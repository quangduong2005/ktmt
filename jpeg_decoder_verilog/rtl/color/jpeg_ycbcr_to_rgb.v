==> flow/design.v <==
`timescale 1ns / 1ps
module jpeg_ycbcr_to_rgb #(
    parameter IMG_WIDTH = 2048
)(
    input  wire        clk,
    input  wire        rst_n,      
    input  wire        valid_in,
    input  wire [1:0]  subsample_mode,
    input  wire signed [8:0] y_idct,
    input  wire signed [8:0] cb_idct,
    input  wire signed [8:0] cr_idct,
    output reg  [7:0]  r_out,
    output reg  [7:0]  g_out,
    output reg  [7:0]  b_out,
    output reg         valid_out
);
    reg [15:0] x;
    always @(posedge clk or negedge rst_n) begin
        if (!rst_n) x <= 0;
        else if (valid_in) x <= (x == IMG_WIDTH-1) ? 0 : x + 1;
    end
    reg signed [8:0] cb_lat, cr_lat;
    always @(posedge clk or negedge rst_n) begin
        if (!rst_n) begin
            cb_lat <= 9'sd0; cr_lat <= 9'sd0; 
        end else if (valid_in) begin
            cb_lat <= cb_idct;
            cr_lat <= cr_idct;
        end
    end
    wire signed [10:0] y_val  = y_idct + 11'sd128;  
    wire signed [23:0] r_full, g_full, b_full;
    assign r_full = ($signed({13'd0, y_val}) << 8) + (cr_lat * 11'sd359);
    assign g_full = ($signed({13'd0, y_val}) << 8) - (cb_lat * 11'sd88) - (cr_lat * 11'sd183);
    assign b_full = ($signed({13'd0, y_val}) << 8) + (cb_lat * 11'sd454);
    wire signed [23:0] r_sh = r_full >>> 8;
    wire signed [23:0] g_sh = g_full >>> 8;
    wire signed [23:0] b_sh = b_full >>> 8;
    always @(posedge clk or negedge rst_n) begin
        if (!rst_n) begin
            r_out <= 0; g_out <= 0; b_out <= 0; valid_out <= 0;
        end else begin
            valid_out <= valid_in;
            if (valid_in) begin
                r_out <= (r_sh[23]) ? 8'd0 : (|r_sh[22:8]) ? 8'd255 : r_sh[7:0];
                g_out <= (g_sh[23]) ? 8'd0 : (|g_sh[22:8]) ? 8'd255 : g_sh[7:0];
                b_out <= (b_sh[23]) ? 8'd0 : (|b_sh[22:8]) ? 8'd255 : b_sh[7:0];
            end
        end
    end
endmodule
== Reports on jpeg_ycbcr_to_rgb ==
The steps from the RTL of jpeg_ycbcr_to_rgb to its reports follow in flow order.
Lines are those of the file above, counted from 1.
Cell names lack the library's common part.
A cell with - has no value.

* Top module: jpeg_ycbcr_to_rgb
* Clock port: clk
* Standard-cell library: sky130hd
* Timing corner: tt_025C_1v80

== After elaboration ==
Source: Yosys, flattened and elaborated, memories not mapped. Widths are those after wreduce; folded enables and synchronous resets count as part of the registers. Registers that Yosys merges into a memory's read port (data or address) are not register bits. Print and check cells do not count. Equal cells are merged and count once.

* Add/subtract/negate cells: 5
* $mul: 4
* Multiplexer cells: 6
* Reduce/logical cells: 3

{| class="wikitable"
|+ Operators by type and width
! operator !! count
|-
| 9-bit by 9-bit multiplier with 18-bit output (second input constant) || 2
|-
| 9-bit by 10-bit multiplier with 19-bit output (second input constant) || 1
|-
| 9-bit by 5-bit multiplier with 14-bit output (second input constant) || 1
|-
| 8-bit 2-to-1 mux || 6
|-
| 20-bit by 19-bit adder with 21-bit output || 2
|-
| 8-bit OR reduction || 3
|-
| 21-bit by 18-bit subtractor with 22-bit output || 1
|-
| 20-bit by 17-bit subtractor with 21-bit output || 1
|-
| 9-bit by 9-bit adder with 10-bit output (second input constant) || 1
|}

* Register bits after elaboration: 43
* Bits of input ports: 32
* Output and inout bits: 25

== Depth ==
Depth = most cells in a row (Yosys ltp): at word level without a register or memory, in the mapped netlist without a sequential cell, where the memories' decode and read muxes count.

* Word-level depth: 6
* ABC_AREA: 0
* Depth in mapped cells: 26
* Gate-level depth less buffers: 26

== Mapped cells and area ==
Source: synth_stat.txt of the flow (Yosys; design flattened, memories mapped). It holds for the ABC_AREA given above (unset counts as 0); a run with the other value may have another netlist.
The area totals of this step are shown rounded.

{| class="wikitable"
|+ Cells by type
! type !! count
|-
| ha_1 || 194
|-
| fa_1 || 104
|-
| dfrtp_1 || 43
|-
| inv_1 || 221
|-
| xnor2_1 || 40
|-
| a21oi_1 || 47
|-
| o221a_2 || 16
|-
| o21ai_0 || 34
|-
| nand2_1 || 43
|-
| a21o_1 || 21
|-
| xor2_1 || 17
|-
| nor2_1 || 33
|-
| o221ai_1 || 8
|-
| nand2b_1 || 10
|-
| o21a_1 || 7
|-
| mux2i_1 || 5
|-
| nand3_1 || 10
|-
| or2_2 || 8
|}

Not listed: further types 40, cells in them 88.

* Cells in the netlist: 949
* Cell area after synthesis: 8900 um^2
* Area of sequential cells: 1100 um^2
* Flip-flops: 43

== Worst setup path after synthesis ==
Source: OpenSTA report_checks on the synthesized netlist (no wires, ideal clock, input and output delay 20% of the period each), path of least setup slack; recovery checks are left aside. Register names are those of the netlist, which keeps one name where synthesis merged equal registers.

* Path type: input -> register
* From: in y_idct[0]
* To: reg g_out[0]
* Clock period: 14300 ps
* Arrival: 7106 ps
* Data required time: 14177 ps
* Setup slack: 7071 ps
* Delay of the path: 4369 ps
* Driving pins on the path: 15
* Path buffers: 0
* Synthesis period reached: 7229 ps

"delay of the path" = arrival - input delay + setup time.
"driving pins on the path": output pins that drive a net of the path, with the launching flip-flop's if there is one; two outputs of one cell count as two.
"synthesis period reached" = period - worst setup slack (recovery checks aside). The figure is calculated, with input and output delays left at 20% of the set period.
The rows between start and end are the longest chain of elaborated cells between them; the timing report does not say that the signal goes this way. Where chains are equally long, one stands for them.
Each line given opens the expression or statement behind the cell; cells for indexed reads and writes are added by Yosys, which also makes memories of some case tables.

* Cells stage by stage: fa_1 > fa_1 > inv_1 > fa_1 > inv_1 > fa_1 > ha_1 > a21o_1 > a21o_1 > a221o_1 > a211oi_1 > mux2i_1 > o2111ai_1 > nand2b_1 > o221a_2
* Cells in the longest elaborated chain: 6
* Elaborated cells between the ends (all ways): 6
* Classes of those cells: add/sub (3); mux (2); reduce/logical (1)

{| class="wikitable"
|+ RTL lines, path post-synthesis
! element !! line !! text
|-
| from (decl) || 9 || <nowiki>input  wire signed [8:0] y_idct,</nowiki>
|-
| 9-bit by 9-bit adder with 10-bit output || 31 || <nowiki>wire signed [10:0] y_val  = y_idct + 11'sd128;</nowiki>
|-
| 20-bit by 17-bit subtractor with 21-bit output || 34 || <nowiki>assign g_full = ($signed({13'd0, y_val}) << 8) - (cb_lat * 11'sd88) - (cr_lat * 11'sd183);</nowiki>
|-
| 21-bit by 18-bit subtractor with 22-bit output || 34 ||
|-
| 8-bit OR reduction || 46 || <nowiki>g_out <= (g_sh[23]) ? 8'd0 : (|g_sh[22:8]) ? 8'd255 : g_sh[7:0];</nowiki>
|-
| 8-bit 2-to-1 mux x2 || 46 ||
|-
| to (assign) || 41 || <nowiki>r_out <= 0; g_out <= 0; b_out <= 0; valid_out <= 0;</nowiki>
|-
| to (assign) || 46 ||
|-
| to (decl) || 13 || <nowiki>output reg  [7:0]  g_out,</nowiki>
|}

== Worst path after layout ==
Path of least setup slack in the final report of flow run A (OpenROAD, finished layout, wires in). Where an end is a register, its clock arrival counts in the times.
The report prints the path's times to 10 ps; the period is as set.

* Path type: register -> register
* From: reg cb_lat[3]
* To: reg g_out[0]
* Clock period: 7850 ps
* Arrival: 6510 ps
* Data required time: 8040 ps
* Setup slack: 1530 ps
* Driving pins on the path: 26
* Path buffers: 1

The rows between start and end are the longest chain of elaborated cells between them; the timing report does not say that the signal goes this way. Where chains are equally long, one stands for them.

* Cells stage by stage: dfrtp_2 > ha_1 > inv_1 > fa_1 > inv_2 > ha_4 > a21o_1 > a21oi_2 > o21bai_1 > a21oi_2 > xnor2_1 > ha_1 > fa_1 > fa_1 > fa_1 > inv_1 > ha_2 > a21o_1 > a21oi_2 > o32ai_2 > o21bai_4 > buf_4 > nor4b_4 > o2111ai_4 > nand2b_4 > o221a_2
* Cells in the longest elaborated chain: 6
* Elaborated cells between the ends (all ways): 6
* Classes of those cells: add/sub (2); mul (1); mux (2); reduce/logical (1)

{| class="wikitable"
|+ RTL lines, path after layout
! element !! line !! text
|-
| from (decl) || 22 || <nowiki>reg signed [8:0] cb_lat, cr_lat;</nowiki>
|-
| from (assign) || 25 || <nowiki>cb_lat <= 9'sd0; cr_lat <= 9'sd0;</nowiki>
|-
| from (assign) || 27 || <nowiki>cb_lat <= cb_idct;</nowiki>
|-
| 9-bit by 5-bit multiplier with 14-bit output || 34 || <nowiki>assign g_full = ($signed({13'd0, y_val}) << 8) - (cb_lat * 11'sd88) - (cr_lat * 11'sd183);</nowiki>
|-
| 20-bit by 17-bit subtractor with 21-bit output || 34 ||
|-
| 21-bit by 18-bit subtractor with 22-bit output || 34 ||
|-
| 8-bit OR reduction || 46 || <nowiki>g_out <= (g_sh[23]) ? 8'd0 : (|g_sh[22:8]) ? 8'd255 : g_sh[7:0];</nowiki>
|-
| 8-bit 2-to-1 mux x2 || 46 ||
|-
| to (assign) || 41 || <nowiki>r_out <= 0; g_out <= 0; b_out <= 0; valid_out <= 0;</nowiki>
|-
| to (assign) || 46 ||
|-
| to (decl) || 13 || <nowiki>output reg  [7:0]  g_out,</nowiki>
|}

FLOW RESULTS
============

jpeg_ycbcr_to_rgb through Yosys and OpenROAD on sky130hd: 2 stored runs, unordered, with their settings and measured results. The constraints put input and output delay at 20% of the set period each and load the outputs with 0.01 pF.
"time on the worst setup path" means the part of the period allowed to the worst setup path (the constraints hold back 20% at inputs and 20% at outputs) less its slack; where the path has registers, the arrival times of their clocks count too.
"time on the worst setup path" is known to 10 ps.
The results are shown rounded.

=== Flow run A ===
{| class="wikitable"
! Setting !! Value
|-
| period_ns || 7.85
|-
| CORE_UTILIZATION || 47
|-
| SETUP_SLACK_MARGIN || 2.06
|-
| PLACE_DENSITY_LB_ADDON || 0.17
|-
| CELL_PAD_IN_SITES_GLOBAL_PLACEMENT || 1
|-
| GPL_TIMING_DRIVEN || 0
|-
| CAP_MARGIN || 20
|-
| CORE_MARGIN || 2
|-
| SLEW_MARGIN || 20
|-
! Result !! Value
|-
| Post-layout utilization || 56%
|-
| Smallest setup slack || 1500 ps
|-
| Chip area in the Yosys report || 8900 um^2
|-
| Area inside the die boundary || 20000 um^2
|-
| Worst-case hold slack || 550 ps
|-
| Standard-cell area after routing || 11000 um^2
|-
| Sum of negative setup slack || 0 ps
|-
| Time on the worst setup path || 6320 ps
|-
| Critical path type || register -> register
|}

=== Flow run B ===
{| class="wikitable"
! Setting !! Value
|-
| period_ns || 5.37
|-
| CORE_UTILIZATION || 24
|-
| SETUP_SLACK_MARGIN || 1.38
|-
| PLACE_DENSITY || 0.86
|-
| CORE_ASPECT_RATIO || 0.59
|-
| CELL_PAD_IN_SITES_GLOBAL_PLACEMENT || 2
|-
| CELL_PAD_IN_SITES_DETAIL_PLACEMENT || 0
|-
| TNS_END_PERCENT || 80
|-
| GPL_TIMING_DRIVEN || 1
|-
| CAP_MARGIN || 20
|-
| CORE_MARGIN || 2
|-
| SLEW_MARGIN || 20
|-
! Result !! Value
|-
| Post-layout utilization || 32%
|-
| Smallest setup slack || -1000 ps
|-
| Chip area in the Yosys report || 8900 um^2
|-
| Area inside the die boundary || 39000 um^2
|-
| Worst-case hold slack || 560 ps
|-
| Standard-cell area after routing || 12000 um^2
|-
| Sum of negative setup slack || -12000 ps
|-
| Time on the worst setup path || 6400 ps
|-
| Critical path type || register -> register
|}
