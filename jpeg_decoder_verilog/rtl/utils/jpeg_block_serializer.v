==> flow/design.v <==
module jpeg_block_serializer (
    input wire clk,
    input wire rst_n,
    input wire block_valid,
    input wire [511:0] block_in,
    output reg ready,
    output reg pixel_valid,
    output reg [7:0] pixel_out,
    output reg block_done  
);
    reg active;
    reg [5:0] cnt;
    reg [511:0] shift_reg;
    always @(posedge clk or negedge rst_n) begin
        if (!rst_n) begin
            ready <= 1;
            active <= 0;
            pixel_valid <= 0;
            pixel_out <= 0;
            block_done <= 0;
            cnt <= 0;
            shift_reg <= 0;
        end else begin
            block_done <= 0;  
            if (ready && block_valid) begin
                ready <= 0;
                active <= 1;
                shift_reg <= block_in;  
                cnt <= 0;
                pixel_out <= block_in[7:0]; 
                pixel_valid <= 1;
            end else if (active) begin
                if (cnt == 63) begin
                    active <= 0;
                    ready <= 1;
                    pixel_valid <= 0;
                    block_done <= 1;  
                end else begin
                    cnt <= cnt + 1;
                    shift_reg <= {8'h00, shift_reg[511:8]};
                    pixel_out <= shift_reg[15:8]; 
                    pixel_valid <= 1;
                end
            end else begin
                pixel_valid <= 0;
            end
        end
    end
endmodule
Tool chain data of jpeg_block_serializer
What the tools print for jpeg_block_serializer, step after step.
Lines are those of the file above, counted from 1.
Operators: Yosys type, input widths -> output width; for muxes data width and select width s.
Library cell names are shortened.
{"block": "setup", "top_module": "jpeg_block_serializer", "clock_port": "clk", "cell_library": "sky130hd", "lib_corner": "tt_025C_1v80"}

Elaborated design
Yosys after proc, flatten, opt, wreduce and memory -nomap, before mapping. Memory bits, and registers merged into a memory's read port (data or address), are not among the register bits. Print and check cells are not counted. Equal cells are merged and count once.
{"block": "word_totals", "ff_bits": 529, "input_bits": 515, "out_inout_bits": 11, "wordCells": 32}
{"block": "op_classes", "n_addsub": 1, "n_eq": 2, "mux": 18, "n_reduce_logical": 5}
{"block": "ops", "op": "$mux 512", "count": 3}
{"block": "ops", "op": "$mux 8", "count": 3}
{"block": "ops", "op": "$mux 6", "count": 3}
{"block": "ops", "op": "$mux 1", "count": 9}
{"block": "ops", "op": "$add 6x1->6 const B", "count": 1}
{"block": "ops", "op": "$eq 6x6->1 const B", "count": 1}
{"block": "ops", "op": "$reduce_and 2->1", "count": 2}
{"block": "ops", "op": "$reduce_bool 2->1", "count": 2}
{"block": "ops", "op": "$ne 2x2->1 const B", "count": 1}
{"block": "ops", "op": "$logic_and 1x1->1", "count": 1}

Depth
Depth = most cells in a row (Yosys ltp): at word level without a register or memory, in the mapped netlist without a sequential cell, where the memories' decode and read muxes count.
{"block": "logic_depth", "ltp_word": 4, "ABC_AREA": 0, "ltp_mapped": 7, "mapped_depth_nobuf": 4}

Synthesis result
Yosys stat after the flow's synthesis: flattened, memories mapped to cells. It holds for the ABC_AREA given above (unset counts as 0); a run with the other value may have another netlist.
Totals and module areas in this step are rounded.
{"block": "synth_totals", "mapped_cells": 2958, "area_um2": 26700, "flip_flops": 521, "buf_cells": 353}
{"block": "by_type", "cell_type": "dfrtp_1", "count": 520, "type_area_um2": 1.3E+04}
{"block": "by_type", "cell_type": "o211ai_1", "count": 998, "type_area_um2": 7.49E+03}
{"block": "by_type", "cell_type": "nand2_1", "count": 1019, "type_area_um2": 3.82E+03}
{"block": "by_type", "cell_type": "clkbuf_1", "count": 177, "type_area_um2": 664.387}
{"block": "by_type", "cell_type": "buf_6", "count": 50, "type_area_um2": 563.04}
{"block": "by_type", "cell_type": "buf_2", "count": 98, "type_area_um2": 490.47}
{"block": "by_type", "cell_type": "buf_4", "count": 13, "type_area_um2": 97.594}
{"block": "by_type", "cell_type": "a2bb2oi_1", "count": 10, "type_area_um2": 87.584}
{"block": "by_type", "cell_type": "o2111ai_1", "count": 10, "type_area_um2": 87.584}
{"block": "by_type", "cell_type": "nand3_1", "count": 12, "type_area_um2": 60.058}
{"block": "by_type", "cell_type": "buf_1", "count": 14, "type_area_um2": 52.55}
{"block": "by_type", "cell_type": "o21ai_0", "count": 9, "type_area_um2": 45.043}
{"block": "by_type", "cell_type": "dfstp_2", "count": 1, "type_area_um2": 26.275}
{"block": "by_type", "cell_type": "mux2i_1", "count": 2, "type_area_um2": 20.019}
{"block": "by_type", "cell_type": "nor3_1", "count": 4, "type_area_um2": 20.019}
{"block": "by_type", "cell_type": "a31oi_1", "count": 2, "type_area_um2": 12.512}
{"block": "by_type", "cell_type": "and2_1", "count": 2, "type_area_um2": 12.512}
{"block": "by_type", "cell_type": "and3_1", "count": 2, "type_area_um2": 12.512}
Other cell types: 12; their cells: 15.

Timing after synthesis
OpenSTA on the mapped netlist: ideal clock, no wires. The path of least setup slack (recovery checks aside). Input and output delay are each 20% of the period. Register names are those of the netlist, which keeps one name where synthesis merged equal registers.
{"block": "synth_timing", "path_type": "flip-flop to flip-flop", "from": "reg ready", "to": "reg shift_reg[372]", "period_ns": 2.19, "arrival_time_ns": 1.500, "t_required_ns": 2.103, "slack_ns": 0.604, "delay_ns": 1.587, "path_stages": 8, "n_path_buf": 4, "period_less_setup_slack_ns": 1.586}
"delay_ns" is the arrival time less input delay plus setup time.
"path_stages" counts driving pins, that of a launching flip-flop among them; a cell with two outputs on the path counts twice.
"period_less_setup_slack_ns" = period - worst setup slack (recovery checks aside). The figure is calculated, with input and output delays left at 20% of the set period.
Between the ends stands the longest chain of elaborated cells between them, by number of cells; it is not shown to be the way that was timed. Of several equally long chains one is given.
A line is the first line of the expression or statement that the cell stems from. Yosys adds cells for indexed reads and writes and turns some case tables into memories.
A register here has more assigning lines than the two given.
{"block": "synth_via", "cell_sequence": "dfstp_2 > and2_1 > buf_2 > buf_4 > buf_4 > clkbuf_1 > nand2_1 > o211ai_1", "elab_chain_len": 3}
{"block": "synth_lines", "element": "start, declared", "line_no": 6, "rtl": "output reg ready,"}
{"block": "synth_lines", "element": "start, assigned", "line_no": 16, "rtl": "ready <= 1;"}
{"block": "synth_lines", "element": "start, assigned", "line_no": 26, "rtl": "ready <= 0;"}
{"block": "synth_lines", "element": "$logic_and 1x1->1", "line_no": 25, "rtl": "if (ready && block_valid) begin"}
{"block": "synth_lines", "element": "$ne 2x2->1"}
{"block": "synth_lines", "element": "$reduce_and 2->1"}
{"block": "synth_lines", "element": "end, assigned", "line_no": 28, "rtl": "shift_reg <= block_in;"}
{"block": "synth_lines", "element": "end, assigned", "line_no": 40, "rtl": "shift_reg <= {8'h00, shift_reg[511:8]};"}
{"block": "synth_lines", "element": "end, declared", "line_no": 13, "rtl": "reg [511:0] shift_reg;"}

Timing after layout
Path of least setup slack in the final report of stored run 1 (OpenROAD, finished layout, wires in). Where an end is a register, its clock arrival counts in the times.
{"block": "layout_timing", "path_type": "flip-flop to output port", "from": "reg (no name shown)", "to": "out pixel_valid", "period_ns": 2.61, "out_delay_ns": 0.52, "arrival_time_ns": 2.02, "t_required_ns": 2.09, "slack_ns": 0.07, "path_stages": 3, "n_path_buf": 2}
{"block": "layout_via", "cell_sequence": "dfrtp_1 > buf_4 > clkdlybuf4s50_1", "elab_chain_len": 0}
{"block": "layout_lines", "element": "end, declared", "line_no": 7, "rtl": "output reg pixel_valid,"}

Memo
Re: implementation data of jpeg_block_serializer

Top module jpeg_block_serializer; platform sky130hd; tools Yosys and OpenROAD; 2 stored runs in no particular order. Input and output delays are each 20% of the period that was set; the output load is 0.01 pF.
"clock_period_reached_ns" means the clock period less the worst setup slack. The figure is calculated, with input and output delays left at 20% of the set period.
"timing.worst_path_ns" means the part of the period allowed to the worst setup path (the constraints hold back 20% at inputs and 20% at outputs) less its slack; where the path has registers, the arrival times of their clocks count too.
"power_total_mw" is the tool's figure for a default switching activity; nothing was simulated.
The results are shown rounded.

{"run": "stored run 1", "settings": { "period_ns": 2.61, "CORE_UTILIZATION": 32, "SETUP_SLACK_MARGIN": -0.01, "CELL_PAD_IN_SITES_DETAIL_PLACEMENT": 1, "ABC_AREA": 0, "GPL_ROUTABILITY_DRIVEN": 1, "CTS_CLUSTER_SIZE": 74, "SLEW_MARGIN": 35, "MIN_ROUTING_LAYER": "met2", "MAX_ROUTING_LAYER": "met4", "CAP_MARGIN": 20, "CORE_MARGIN": 2 }, "results": { "clock_period_reached_ns": 2.540, "power_total_mw": 36.8, "die_footprint_um2": 85700, "timing.setup.tns_ns": 0.000, "fin_util_frac": 0.43, "synth_chip_area_um2": 26700, "final_cell_area_um2": 35400, "worstSetupSlack_ns": 0.070, "timing.worst_path_ns": 2.02, "worst_path_kind": "flip-flop to output port" }}
{"run": "stored run 2", "settings": { "period_ns": 2.86, "CORE_UTILIZATION": 52, "PLACE_DENSITY_LB_ADDON": 0.08, "TNS_END_PERCENT": 85, "GPL_TIMING_DRIVEN": 0, "GPL_ROUTABILITY_DRIVEN": 0, "CTS_CLUSTER_SIZE": 59, "CAP_MARGIN": 15, "SLEW_MARGIN": 5, "MIN_ROUTING_LAYER": "met1", "MAX_ROUTING_LAYER": "met4", "CORE_MARGIN": 2 }, "results": { "clock_period_reached_ns": 2.372, "power_total_mw": 31.9, "die_footprint_um2": 53100, "timing.setup.tns_ns": 0.000, "fin_util_frac": 0.683, "synth_chip_area_um2": 26700, "final_cell_area_um2": 34800, "worstSetupSlack_ns": 0.488, "timing.worst_path_ns": 1.80, "worst_path_kind": "flip-flop to output port" }}
